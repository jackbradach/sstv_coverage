==> flow/design.v <==
module sstv_cal #(
    parameter simulate = 0
)   (
    input   clk,
    input   reset,
    input   frame_active,
    input   [11:0] freq,
    output  reg cal_active,
    output  reg cal_ok
);
    reg [31:0] cal_counter;
    reg [3:0] cal_state;
    reg [3:0] next_cal_state;
    localparam  CLK_TICKS_10MS  = simulate ? 32'd1_000  : 32'd1_000_000;
    localparam  CLK_TICKS_300MS = simulate ? 32'd30_000 : 32'd30_000_000;
    localparam  FREQ_1900HZ = 12'd1900;
    localparam  FREQ_1200HZ = 12'd1200;
    localparam SSTV_CAL_IDLE        = 4'b0001;
    localparam SSTV_CAL_LEADER_A    = 4'b0010;
    localparam SSTV_CAL_BREAK       = 4'b0100;
    localparam SSTV_CAL_LEADER_B    = 4'b1000;
    always @(posedge clk)
        if (reset)
            cal_state <= SSTV_CAL_IDLE;
        else
            cal_state <= next_cal_state;
    always @(*) begin
        next_cal_state = SSTV_CAL_IDLE;
        case(cal_state)
            SSTV_CAL_IDLE: begin
                if ((FREQ_1900HZ == freq) &&
                    !frame_active)
                    next_cal_state = SSTV_CAL_LEADER_A;
                else
                    next_cal_state = SSTV_CAL_IDLE;
            end
            SSTV_CAL_LEADER_A: begin
                if (FREQ_1900HZ == freq)
                    next_cal_state = SSTV_CAL_LEADER_A;
                else if (FREQ_1200HZ == freq) 
                    if (cal_counter >= CLK_TICKS_300MS) 
                        next_cal_state = SSTV_CAL_BREAK;
                    else
                        next_cal_state = SSTV_CAL_IDLE;
                else
                    next_cal_state = SSTV_CAL_IDLE;     
            end
            SSTV_CAL_BREAK: begin
                if (FREQ_1200HZ == freq)
                    next_cal_state = SSTV_CAL_BREAK;
                else if (FREQ_1900HZ == freq)
                    if (cal_counter >= CLK_TICKS_10MS) 
                        next_cal_state = SSTV_CAL_LEADER_B;
                    else
                        next_cal_state = SSTV_CAL_IDLE;
                else
                    next_cal_state = SSTV_CAL_IDLE;
            end
            SSTV_CAL_LEADER_B: begin
                if (FREQ_1900HZ == freq)
                    next_cal_state = SSTV_CAL_LEADER_B;
                else
                    next_cal_state = SSTV_CAL_IDLE;
            end
            default:
                next_cal_state = SSTV_CAL_IDLE;
        endcase
    end
    always @(posedge clk)
        if (reset) begin
            cal_active   <= 0; 
            cal_ok       <= 0; 
        end
        else
            case (cal_state)
                SSTV_CAL_IDLE: begin
                    cal_active  <= 0;  
                    cal_counter <= 32'd1;
                end
                SSTV_CAL_LEADER_A: begin
                    cal_active  <= 1;  
                    cal_ok      <= 0;
                    if (FREQ_1900HZ == freq)
                        cal_counter <= cal_counter + 32'd1;
                    else
                        cal_counter <= 32'd1;
                end
                SSTV_CAL_BREAK: begin
                    if (FREQ_1200HZ == freq)
                        cal_counter <= cal_counter + 32'd1;
                    else
                        cal_counter <= 32'd1;
                end
                SSTV_CAL_LEADER_B: begin
                    if (FREQ_1900HZ == freq)
                        cal_counter <= cal_counter + 32'd1;
                    else begin
                        if (cal_counter >= CLK_TICKS_300MS)
                            cal_ok <= 1;
                        else
                            cal_ok <= 0;
                    end
                end
            endcase
endmodule
# Step by step through the tools: sstv_cal
# The steps from the RTL of sstv_cal to its reports follow in flow order.
# Lines are those of the file above, counted from 1.
# Operators carry their Yosys type and port widths (W data, S select, Z words).
# Not given: n/a
dict set report design {
  design {sstv_cal}
  clock {clk}
  cell_library {sky130hd}
  pvt_corner {tt_025C_1v80}
}

# Word-level counts
# Counts by Yosys on the flattened word-level netlist (proc, flatten, opt, wreduce; memories kept). Register bits leave out memories and registers merged into their read ports (data or address). Print and check cells are left out. Cells with the same type and inputs are merged into one.
dict set report word_totals {
  reg_bits 38
  input_bits 15
  wordCells 40
}
dict set report classes {
  add_sub_neg 1
  cmp 2
  eq_ne 8
  muxes 17
  n_logic 1
  reduce_and_logical 7
}
# cell count
set op_table {}
lappend op_table {{$pmux W32 S4} 1}
lappend op_table {{$mux W32} 3}
lappend op_table {{$add A32 B1 Y32 const B} 1}
lappend op_table {{$ge A32 B20 Y1 const B} 1}
lappend op_table {{$ge A32 B25 Y1 const B} 1}
lappend op_table {{$eq A11 B12 Y1 const A} 2}
lappend op_table {{$pmux W4 S4} 1}
lappend op_table {{$mux W4} 4}
lappend op_table {{$mux W3} 3}
lappend op_table {{$ne A2 B2 Y1 const B} 2}
lappend op_table {{$reduce_bool A2 Y1} 2}
lappend op_table {{$eq A4 B1 Y1 const B} 1}
lappend op_table {{$eq A4 B2 Y1 const B} 1}
lappend op_table {{$eq A4 B3 Y1 const B} 1}
lappend op_table {{$eq A4 B4 Y1 const B} 1}
lappend op_table {{$reduce_bool A4 Y1} 1}
lappend op_table {{$pmux W1 S2} 2}
lappend op_table {{$reduce_and A3 Y1} 1}
lappend op_table {{$reduce_and A2 Y1} 1}
lappend op_table {{$mux W2} 1}
lappend op_table {{$mux W1} 2}
lappend op_table {{$logic_and A1 B1 Y1} 1}
lappend op_table {{$not A1 Y1} 1}
lappend op_table {{$logic_not A1 Y1} 1}

# Longest topological paths
# Yosys ltp: most cells in a row. Word level: on the elaborated netlist, between registers, memories and ports. Mapped: between sequential cells and ports; inverters and the memories' decode and read muxes count.
dict set report depth {
  ltp_word 5
  abc_area 0
  ltp_mapped 7
}

# Netlist
# Source: synth_stat.txt of the flow (Yosys; design flattened, memories mapped). It holds for the ABC_AREA given above (unset counts as 0); a run with the other value may have another netlist.
dict set report mapped {
  cell_count 220
  mapped_area_um2 2258.4
  flip_flops 38
}
# type count area_total_um2
set types {}
lappend types {sky130_fd_sc_hd__edfxtp_1 32 960.922}
lappend types {sky130_fd_sc_hd__xnor2_1 21 183.926}
lappend types {sky130_fd_sc_hd__nor2_1 35 131.376}
lappend types {sky130_fd_sc_hd__dfxtp_1 6 120.115}
lappend types {sky130_fd_sc_hd__xor2_1 8 70.067}
lappend types {sky130_fd_sc_hd__nor4_2 5 62.56}
lappend types {sky130_fd_sc_hd__nand2_1 13 48.797}
lappend types {sky130_fd_sc_hd__inv_1 12 45.043}
lappend types {sky130_fd_sc_hd__nand3_1 9 45.043}
lappend types {sky130_fd_sc_hd__nand4_1 7 43.792}
lappend types {sky130_fd_sc_hd__nor4_1 7 43.792}
lappend types {sky130_fd_sc_hd__nor3_2 4 40.038}
lappend types {sky130_fd_sc_hd__nor3_1 7 35.034}
lappend types {sky130_fd_sc_hd__a21oi_1 6 30.029}
lappend types {sky130_fd_sc_hd__or4_1 4 30.029}
lappend types {sky130_fd_sc_hd__a221oi_1 3 26.275}
lappend types {sky130_fd_sc_hd__ha_1 2 25.024}
lappend types {sky130_fd_sc_hd__nor4_4 1 21.27}
# Other cell types: 27; their cells: 38.

# Worst setup path after synthesis
# OpenSTA on the mapped netlist: ideal clock, no wires. The path of least setup slack (recovery checks aside). Input and output delay are each 20% of the period. Register names are those of the netlist, which keeps one name where synthesis merged equal registers.
dict set report synth_timing {
  path_kind {input -> register}
  start {input freq[11]}
  end {register cal_counter[0]}
  tclk_ps 7350
  in_delay_ps 1470
  setup_time_ps 474
  arrival_ps 4804
  slack_ps 2072
  path_delay_ps 3808
  path_stages 3
  path_buffers 0
  synth_period_reached_ps 5278
}
# "path_delay_ps" = arrival - input delay + setup time.
# "path_stages" counts driving pins, that of a launching flip-flop among them; a cell with two outputs on the path counts twice.
# "synth_period_reached_ps" is the clock period less the worst setup slack; recovery checks do not enter. This is arithmetic on one report: input and output delays are still those of the set period (20% each).
# Between the ends stands the longest chain of elaborated cells between them, by number of cells; it is not shown to be the way that was timed. Of several equally long chains one is given.
# Each line given opens the expression or statement behind the cell; cells for indexed reads and writes are added by Yosys, which also makes memories of some case tables.
# At most two assigning lines are given for a register; there are more.
# The path ends at the enable pin of a flip-flop; only ways to that pin are counted.
dict set report synth_via {
  cell_sequence {sky130_fd_sc_hd__nand4bb_1 sky130_fd_sc_hd__or4_1 sky130_fd_sc_hd__a221oi_1}
  elab_chain_len 3
  cells_between 3
  cone_classes {eq/ne: 2; reduce/logical: 1}
}
# element line_no
set synth_lines {}
lappend synth_lines {{from (decl)} 7} ;# input   [11:0] freq,
lappend synth_lines {{$eq A11 B12 Y1} 95} ;# if (FREQ_1900HZ == freq)
lappend synth_lines {{$ne A2 B2 Y1} n/a}
lappend synth_lines {{$reduce_and A3 Y1} n/a}
lappend synth_lines {{to (assign)} 90} ;# cal_counter <= cal_counter + 32'd1;
lappend synth_lines {{to (assign)} 96} ;# cal_counter <= cal_counter + 32'd1;
lappend synth_lines {{to (decl)} 11} ;# reg [31:0] cal_counter;

# Timing after layout
# From the final timing report of job 1: the path of least setup slack in the routed layout; clock arrival at registers is part of the times.
# The report prints the path's times to 10 ps; the period is as set.
dict set report layout_timing {
  path_kind {input -> register}
  start {input freq[11]}
  end {register cal_counter[17]}
  tclk_ps 3430
  in_delay_ps 690
  setup_time_ps 300
  arrival_ps 2630
  slack_ps 780
  path_stages 5
  path_buffers 2
}
# Between the ends stands the longest chain of elaborated cells between them, by number of cells; it is not shown to be the way that was timed. Of several equally long chains one is given.
# At most two assigning lines are given for a register; there are more.
# The path ends at the enable pin of a flip-flop; only ways to that pin are counted.
dict set report layout_via {
  cell_sequence {sky130_fd_sc_hd__clkdlybuf4s50_1 sky130_fd_sc_hd__nand4bb_1 sky130_fd_sc_hd__or4_1 sky130_fd_sc_hd__a221oi_4 sky130_fd_sc_hd__buf_12}
  elab_chain_len 3
  cells_between 3
  cone_classes {eq/ne: 2; reduce/logical: 1}
}
# element line_no
set layout_lines {}
lappend layout_lines {{from (decl)} 7} ;# input   [11:0] freq,
lappend layout_lines {{$eq A11 B12 Y1} 95} ;# if (FREQ_1900HZ == freq)
lappend layout_lines {{$ne A2 B2 Y1} n/a}
lappend layout_lines {{$reduce_and A3 Y1} n/a}
lappend layout_lines {{to (assign)} 90} ;# cal_counter <= cal_counter + 32'd1;
lappend layout_lines {{to (assign)} 96} ;# cal_counter <= cal_counter + 32'd1;
lappend layout_lines {{to (decl)} 11} ;# reg [31:0] cal_counter;

Memo
Re: implementation data of sstv_cal

sstv_cal through Yosys and OpenROAD on sky130hd: 2 stored runs, unordered, with their settings and measured results. The constraints put input and output delay at 20% of the set period each and load the outputs with 0.01 pF.
By "period_less_ws_ps" is meant the clock period of the run minus its worst setup slack. This is arithmetic on one report: input and output delays are still those of the set period (20% each).
"timing.worst_path_ps" means the part of the period allowed to the worst setup path (the constraints hold back 20% at inputs and 20% at outputs) less its slack; where the path has registers, the arrival times of their clocks count too.
"final_power_mw": no workload was simulated; the value follows from the tool's default switching activity.
"timing.worst_path_ps" is given in steps of 10 ps.

[flow] job 1: files
==> flow/run.sh <==
#!/bin/bash
# the make line also repeats the synthesis and layout settings of config.mk as NAME=value (left out here)
make -C /OpenROAD-flow-scripts/flow DESIGN_CONFIG=/design/flow/config.mk WORK_HOME=/design/flow/orfs CLKGATE_MAP_FILE= finish
==> flow/config.mk <==
export PLATFORM = sky130hd
export DESIGN_NAME = sstv_cal
export DESIGN_NICKNAME = sstv_cal
export VERILOG_FILES = /design/flow/design.v
export SDC_FILE = /design/flow/constraint.sdc
export NUM_CORES = 4
export LEC_CHECK = 0
export CAP_MARGIN = 20
export CELL_PAD_IN_SITES_DETAIL_PLACEMENT = 0
export CORE_ASPECT_RATIO = 0.54
export CORE_MARGIN = 7
export CORE_UTILIZATION = 31
export CTS_CLUSTER_DIAMETER = 312
export GPL_TIMING_DRIVEN = 1
export PLACE_DENSITY_LB_ADDON = 0.2
export SLEW_MARGIN = 20
export TNS_END_PERCENT = 20
==> flow/constraint.sdc <==
create_clock -name core_clock -period 3.43 [get_ports {clk}]
set_input_delay 0.6860 -clock core_clock [delete_from_list [all_inputs] [get_ports {clk}]]
set_output_delay 0.6860 -clock core_clock [all_outputs]
set_load 0.01 [all_outputs]

[flow] job 1: metrics
[metrics] holdWs_ps = 486
[metrics] period_less_ws_ps = 2649
[metrics] timing.worst_path_ps = 1960
[metrics] critical_path_type = input -> register
[metrics] cell_area_final_um2 = 2755.1
[metrics] finish.utilization_frac = 0.399
[metrics] ws_setup_ps = 781
[metrics] final_setup_tns_ps = 0
[metrics] dieArea_um2 = 9985.1
[metrics] ys_area_um2 = 2258.4
[metrics] final_power_mw = 1.114

[flow] job 2: files
==> flow/run.sh <==
#!/bin/bash
# the make line also repeats the synthesis and layout settings of config.mk as NAME=value (left out here)
make -C /OpenROAD-flow-scripts/flow DESIGN_CONFIG=/design/flow/config.mk WORK_HOME=/design/flow/orfs CLKGATE_MAP_FILE= finish
==> flow/config.mk <==
export PLATFORM = sky130hd
export DESIGN_NAME = sstv_cal
export DESIGN_NICKNAME = sstv_cal
export VERILOG_FILES = /design/flow/design.v
export SDC_FILE = /design/flow/constraint.sdc
export NUM_CORES = 4
export LEC_CHECK = 0
export CAP_MARGIN = 20
export CORE_ASPECT_RATIO = 0.58
export CORE_MARGIN = 2
export CORE_UTILIZATION = 26
export CTS_CLUSTER_SIZE = 40
export GPL_ROUTABILITY_DRIVEN = 0
export HOLD_SLACK_MARGIN = 0.18
export MAX_ROUTING_LAYER = met4
export MIN_ROUTING_LAYER = met2
export PLACE_DENSITY_LB_ADDON = 0.22
export SETUP_SLACK_MARGIN = -0.32
export SLEW_MARGIN = 20
==> flow/constraint.sdc <==
create_clock -name core_clock -period 4.65 [get_ports {clk}]
set_input_delay 0.9300 -clock core_clock [delete_from_list [all_inputs] [get_ports {clk}]]
set_output_delay 0.9300 -clock core_clock [all_outputs]
set_load 0.01 [all_outputs]

[flow] job 2: metrics
[metrics] holdWs_ps = 480
[metrics] period_less_ws_ps = 3070
[metrics] timing.worst_path_ps = 2140
[metrics] critical_path_type = input -> register
[metrics] cell_area_final_um2 = 2707.6
[metrics] finish.utilization_frac = 0.327
[metrics] ws_setup_ps = 1580
[metrics] final_setup_tns_ps = 0
[metrics] dieArea_um2 = 9475.6
[metrics] ys_area_um2 = 2258.4
[metrics] final_power_mw = 0.7813
